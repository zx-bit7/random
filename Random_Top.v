==> flow/design.v <==
module Binary_To_7Segment (
	input i_Clk,
	input [3:0] i_Binary_Num,
	output o_Segment_A,
	output o_Segment_B,
	output o_Segment_C,
	output o_Segment_D,
	output o_Segment_E,
	output o_Segment_F,
	output o_Segment_G);
	reg [6:0]	r_Hex_Encoding = 7'h00;
	always @(posedge i_Clk)
	begin
		case (i_Binary_Num)
			4'b0000:	r_Hex_Encoding <= 7'h7e;
			4'b0001:	r_Hex_Encoding <= 7'h30;
			4'b0010:	r_Hex_Encoding <= 7'h6d;
			4'b0011:	r_Hex_Encoding <= 7'h79;
			4'b0100:	r_Hex_Encoding <= 7'h33;
			4'b0101:	r_Hex_Encoding <= 7'h5b;
			4'b0110:	r_Hex_Encoding <= 7'h5f;
			4'b0111:	r_Hex_Encoding <= 7'h70;
			4'b1000:	r_Hex_Encoding <= 7'h7f;
			4'b1001:	r_Hex_Encoding <= 7'h7b;
			4'b1010:	r_Hex_Encoding <= 7'h77;
			4'b1011:	r_Hex_Encoding <= 7'h1f;
			4'b1100:	r_Hex_Encoding <= 7'h4e;
			4'b1101:	r_Hex_Encoding <= 7'h3d;
			4'b1110:	r_Hex_Encoding <= 7'h4f;
			4'b1111:	r_Hex_Encoding <= 7'h47;
		endcase
	end
	assign o_Segment_A = ~r_Hex_Encoding[6];
	assign o_Segment_B = ~r_Hex_Encoding[5];
	assign o_Segment_C = ~r_Hex_Encoding[4];
	assign o_Segment_D = ~r_Hex_Encoding[3];
	assign o_Segment_E = ~r_Hex_Encoding[2];
	assign o_Segment_F = ~r_Hex_Encoding[1];
	assign o_Segment_G = ~r_Hex_Encoding[0];
endmodule  
module Debounce_Switch (
	input i_Clk,
	input i_Switch,
	output o_Switch);
	parameter k_DEBOUNCE_LIMIT = 250000;		 
	reg r_State = 1'b0;
	reg [17:0] r_Count = 0;
	always @(posedge i_Clk) 
	begin
		if (i_Switch !== r_State && r_Count < k_DEBOUNCE_LIMIT)
		begin
			r_Count <= r_Count + 1;		 
		end
		else if (r_Count == k_DEBOUNCE_LIMIT)
		begin
			r_Count <= 0;
			r_State <= i_Switch;
		end
		else begin
			r_Count <= 0;
		end
	end
	assign o_Switch = r_State;
endmodule
module Random_Top (
	input i_Clk,
	input i_Switch_1,
	output o_Segment2_A,
	output o_Segment2_B,
	output o_Segment2_C,
	output o_Segment2_D,
	output o_Segment2_E,
	output o_Segment2_F,
	output o_Segment2_G,
	output o_Segment1_A,
	output o_Segment1_B,
	output o_Segment1_C,
	output o_Segment1_D,
	output o_Segment1_E,
	output o_Segment1_F,
	output o_Segment1_G,
	output o_LED_1,
	output o_LED_2,
	output o_LED_3,
	output o_LED_4
	);
	wire w_Switch_1;
	reg r_Switch_1 = 1'b0;
	reg [31:0] r_Value = 32'h42424242;
	reg [31:0] r_OutValue;
	reg r_led = 1'b0;
	reg r_led2 = 1'b0;
	Debounce_Switch debouncer1 (
		.i_Clk(i_Clk),
		.i_Switch(i_Switch_1),
		.o_Switch(w_Switch_1)
		);
	always @(*) begin
		if ((w_Switch_1 == 1'b1) && (r_Switch_1 == 1'b0)) begin
			r_OutValue = r_Value;
			r_OutValue = r_OutValue ^ (r_OutValue << 13);
			r_OutValue = r_OutValue ^ (r_OutValue >> 17);
			r_OutValue = r_OutValue ^ (r_OutValue << 5);
		end
		else begin
			r_OutValue = r_Value;			
		end
	end
	always @(posedge i_Clk) begin
		r_Switch_1 	<= w_Switch_1;
		r_Value <= r_OutValue;
	end
	Binary_To_7Segment converter1 (
		.i_Clk(i_Clk),
		.i_Binary_Num(r_Value[3:0]),
		.o_Segment_A(o_Segment2_A),
		.o_Segment_B(o_Segment2_B),
		.o_Segment_C(o_Segment2_C),
		.o_Segment_D(o_Segment2_D),
		.o_Segment_E(o_Segment2_E),
		.o_Segment_F(o_Segment2_F),
		.o_Segment_G(o_Segment2_G)
		);
	Binary_To_7Segment converter2 (
		.i_Clk(i_Clk),
		.i_Binary_Num(r_Value[7:4]),
		.o_Segment_A(o_Segment1_A),
		.o_Segment_B(o_Segment1_B),
		.o_Segment_C(o_Segment1_C),
		.o_Segment_D(o_Segment1_D),
		.o_Segment_E(o_Segment1_E),
		.o_Segment_F(o_Segment1_F),
		.o_Segment_G(o_Segment1_G)
		);
	assign o_LED_1 = r_led;
endmodule
Reports on Random_Top
What the tools print for Random_Top, step after step. Lines are those of the file above, counted from 1. Operators carry their Yosys type and port widths (W data, S select, Z words). Cell names lack the library's common part. A cell with - has no value.

Design top: Random_Top. Clock input: i_Clk. Library: sky130hd. Library corner: tt_025C_1v80.

After elaboration
Source: Yosys, flattened and elaborated, memories not mapped. Widths are those after wreduce. Registers that Yosys merges into a memory's read port (data or address) are not register bits. Print and check cells do not count. Equal cells are merged and count once. Memory sizes are those after Yosys's memory passes, which may raise the word count (mostly to a power of two), join words into wider ones and drop unused or constant bits.

The entry for reduce/logical cells reads 3. The entry for shift-type cells reads 0. The entry for eq/ne operators reads 2. For multiply operators the number is 0. Bitwise operators: 19. For order comparisons the number is 1. Under add/sub/neg operators stands 1. The figure for multiplexer cells is 0. The entry for divide/modulo/power cells reads 0.

Operators with widths (number): $xor A32 B32 Y32 (2); $xor A32 B15 Y32 (1); $add A18 B1 Y18 const B (1); $lt A18 B18 Y1 const B (1); $eq A18 B18 Y1 const B (1); $not A1 Y1 (16); $logic_and A1 B1 Y1 (2); $reduce_and A2 Y1 (1); $nex A1 B1 Y1 (1).

For word-level cells the number is 32. The figure for bits in read-only memories is 224. For latch bits the number is 0. Under bits in registers stands 52. The entry for memory cells reads 2. Under word width x clocked read ports stands 14. The figure for input bits is 2. Output and inout port bits: 18. The figure for bits in writable memories is 0.

Memory list: (no name shown) (words 16, width 7, rd ports 1, wr ports 0, RTL line 14) `case (i_Binary_Num)`; (no name shown) (words 16, width 7, rd ports 1, wr ports 0, RTL line 14).

Depth
Yosys ltp: most cells in a row. Word level: on the elaborated netlist, between registers, memories and ports. Mapped: between sequential cells and ports; inverters and the memories' decode and read muxes count.

Under depth after elaboration stands 4. Under ABC_AREA stands 0. Mapped depth: 6. Under mapped depth without buffers stands 5.

After synthesis
Source: synth_stat.txt of the flow (Yosys; design flattened, memories mapped). It holds for the ABC_AREA given above (unset counts as 0); a run with the other value may have another netlist. Totals and module areas in this step are rounded.

Cells by type: edfxtp_1 (number 33, total area 990.95 um^2); dfxtp_1 (number 33, total area 660.634 um^2); xnor2_1 (number 63, total area 551.779 um^2); ha_1 (number 16, total area 200.192 um^2); xor2_1 (number 17, total area 148.893 um^2); inv_1 (number 28, total area 105.101 um^2); nor2_1 (number 27, total area 101.347 um^2); a21oi_1 (number 9, total area 45.043 um^2); nand4_1 (number 7, total area 43.792 um^2); nand2_1 (number 9, total area 33.782 um^2); nor4_1 (number 5, total area 31.28 um^2); buf_4 (number 4, total area 30.029 um^2); a31oi_1 (number 4, total area 25.024 um^2); nor2b_1 (number 4, total area 25.024 um^2); nor3_1 (number 5, total area 25.024 um^2); mux4_2 (number 1, total area 22.522 um^2); o31ai_4 (number 1, total area 21.27 um^2); mux2i_1 (number 2, total area 20.019 um^2).

Other cell types: 22; their cells: 33.

The figure for mapped area is 0.00331 mm^2. The figure for mapped flip-flops is 66. The figure for mapped cells is 301. Area of sequential cells: 0.00165 mm^2. For buffers the number is 11.

By module: a second synthesis without flattening, with its own total; a netlist apart from the flattened one above.

The entry for cells (unflattened synthesis) reads 293. For area total of the unflattened synthesis the number is 0.00362 mm^2.

Each row is one instance without its submodules.

By module: Random_Top (area 0.00182 mm^2, cells 97, sequential area 0.000981 mm^2, times used 1); Binary_To_7Segment (area 0.000454 mm^2, cells 47, sequential area 0.00014 mm^2, times used 2); Debounce_Switch (area 0.000887 mm^2, cells 102, sequential area 0.00039 mm^2, times used 1).

Path before layout
OpenSTA on the mapped netlist: ideal clock, no wires. The path of least setup slack (recovery checks aside). Input and output delay are each 20% of the period. Register names are those of the netlist, which keeps one name where synthesis merged equal registers.

Path kind: register to register. Start point: reg debouncer1.r_State. End point: reg r_Value[0]. The figure for period is 2.74 ns. Arrival time: 1.827 ns. For time at the first pin the number is 0.000 ns. Under slack stands 0.488 ns. For setup time the number is 0.425 ns. For path buffers the number is 0. The figure for driving pins on the path is 2. Path delay: 2.252 ns. Data required time: 2.315 ns. Under period reached after synthesis stands 2.252 ns.

"path delay" is the arrival time less input delay plus setup time. "driving pins on the path" counts driving pins, that of a launching flip-flop among them; a cell with two outputs on the path counts twice. "period reached after synthesis" = period - worst setup slack (recovery checks aside). The figure is calculated, with input and output delays left at 20% of the set period. Between the ends stands the longest chain of elaborated cells between them, by number of cells; it is not shown to be the way that was timed. Of several equally long chains one is given. A line is the first line of the expression or statement that the cell stems from. Yosys adds cells for indexed reads and writes and turns some case tables into memories.

Cells stage by stage: edfxtp_1 nor2b_1. The figure for cells in the longest elaborated chain is 1. Under elaborated cells between the ends (all ways) stands 1. The figure for source lines of those cells is 1. Classes of those cells: reduce/logical (1).

Ends and longest elaborated chain, after synthesis: from (decl) (RTL line 46) `reg r_State = 1'b0;`; from (assign) (RTL line 57) `r_State <= i_Switch;`; $logic_and A1 B1 Y1 (RTL line 99) `if ((w_Switch_1 == 1'b1) && (r_Switch_1 == 1'b0)) begin`; to (assign) (RTL line 111) `r_Value <= r_OutValue;`; to (decl) (RTL line 89) `reg [31:0] r_Value = 32'h42424242;`.

Timing after layout
From the final timing report of record 1: the path of least setup slack in the routed layout; clock arrival at registers is part of the times.

Path kind: register to output. Start point: reg converter2.r_Hex_Encoding[2]. End point: out o_Segment1_E. Under slack stands 1.92 ns. For path buffers the number is 1. The figure for driving pins on the path is 3. The entry for output delay reads 0.78 ns. Arrival time: 1.21 ns. For time at the first pin the number is 0.34 ns. The figure for period is 3.92 ns. Data required time: 3.14 ns.

Between the ends stands the longest chain of elaborated cells between them, by number of cells; it is not shown to be the way that was timed. Of several equally long chains one is given. A register here has more assigning lines than the two given.

Cells stage by stage: dfxtp_1 inv_1 clkdlybuf4s50_1. The figure for cells in the longest elaborated chain is 1. Under elaborated cells between the ends (all ways) stands 1. The figure for source lines of those cells is 1. Classes of those cells: logic (1).

Ends and longest elaborated chain, after layout: from (decl) (RTL line 11) `reg [6:0] r_Hex_Encoding = 7'h00;`; from (assign) (RTL line 15) `4'b0000: r_Hex_Encoding <= 7'h7e;`; from (assign) (RTL line 16) `4'b0001: r_Hex_Encoding <= 7'h30;`; $not A1 Y1 (RTL line 37) `assign o_Segment_E = ~r_Hex_Encoding[2];`; to (decl) (RTL line 79) `output o_Segment1_E,`.

Record of 2 stored runs of the RTL-to-layout flow on Random_Top, platform sky130hd. The runs are unordered. Constraints: input delay and output delay 20% of the set period each, output load 0.01 pF. By "clock period achieved" is meant the clock period of the run minus its worst setup slack. This is arithmetic on one report: input and output delays are still those of the set period (20% each). By "time on the worst setup path" is meant the share of the clock period that the worst setup path is allowed (20% is reserved at inputs, 20% at outputs), minus its slack. Clock arrival times at its registers enter into it. Results are given in rounded form.

Record 1 has these settings: period_ns 3.92; CAP_MARGIN 20; CORE_MARGIN 2; CORE_UTILIZATION 40; SLEW_MARGIN 20. The measured area of the die is 0.00902 mm^2. The measured post-route worst hold slack is 0.429 ns. The post-route setup TNS stands at 0.000 ns. The time on the worst setup path reads 1.21 ns. Class of the worst setup path: register to output. The smallest setup slack is 1.92 ns. The final utilization stands at 45.7%. For the mapped cell area after synthesis the run shows 0.00331 mm^2. The clock period achieved is 1.997 ns.

Record 2 has these settings: period_ns 4.42; CORE_UTILIZATION 58; PLACE_DENSITY_LB_ADDON 0.01; CELL_PAD_IN_SITES_GLOBAL_PLACEMENT 1; TNS_END_PERCENT 35; ABC_AREA 1; CTS_CLUSTER_SIZE 65; CAP_MARGIN 25; SLEW_MARGIN 25; MIN_ROUTING_LAYER met1; CORE_MARGIN 2. The measured area of the die is 0.00685 mm^2. The measured post-route worst hold slack is 0.421 ns. The post-route setup TNS stands at 0.000 ns. The time on the worst setup path reads 1.21 ns. Class of the worst setup path: register to output. The smallest setup slack is 2.32 ns. The final utilization stands at 67.4%. For the mapped cell area after synthesis the run shows 0.0036 mm^2. The clock period achieved is 2.095 ns.
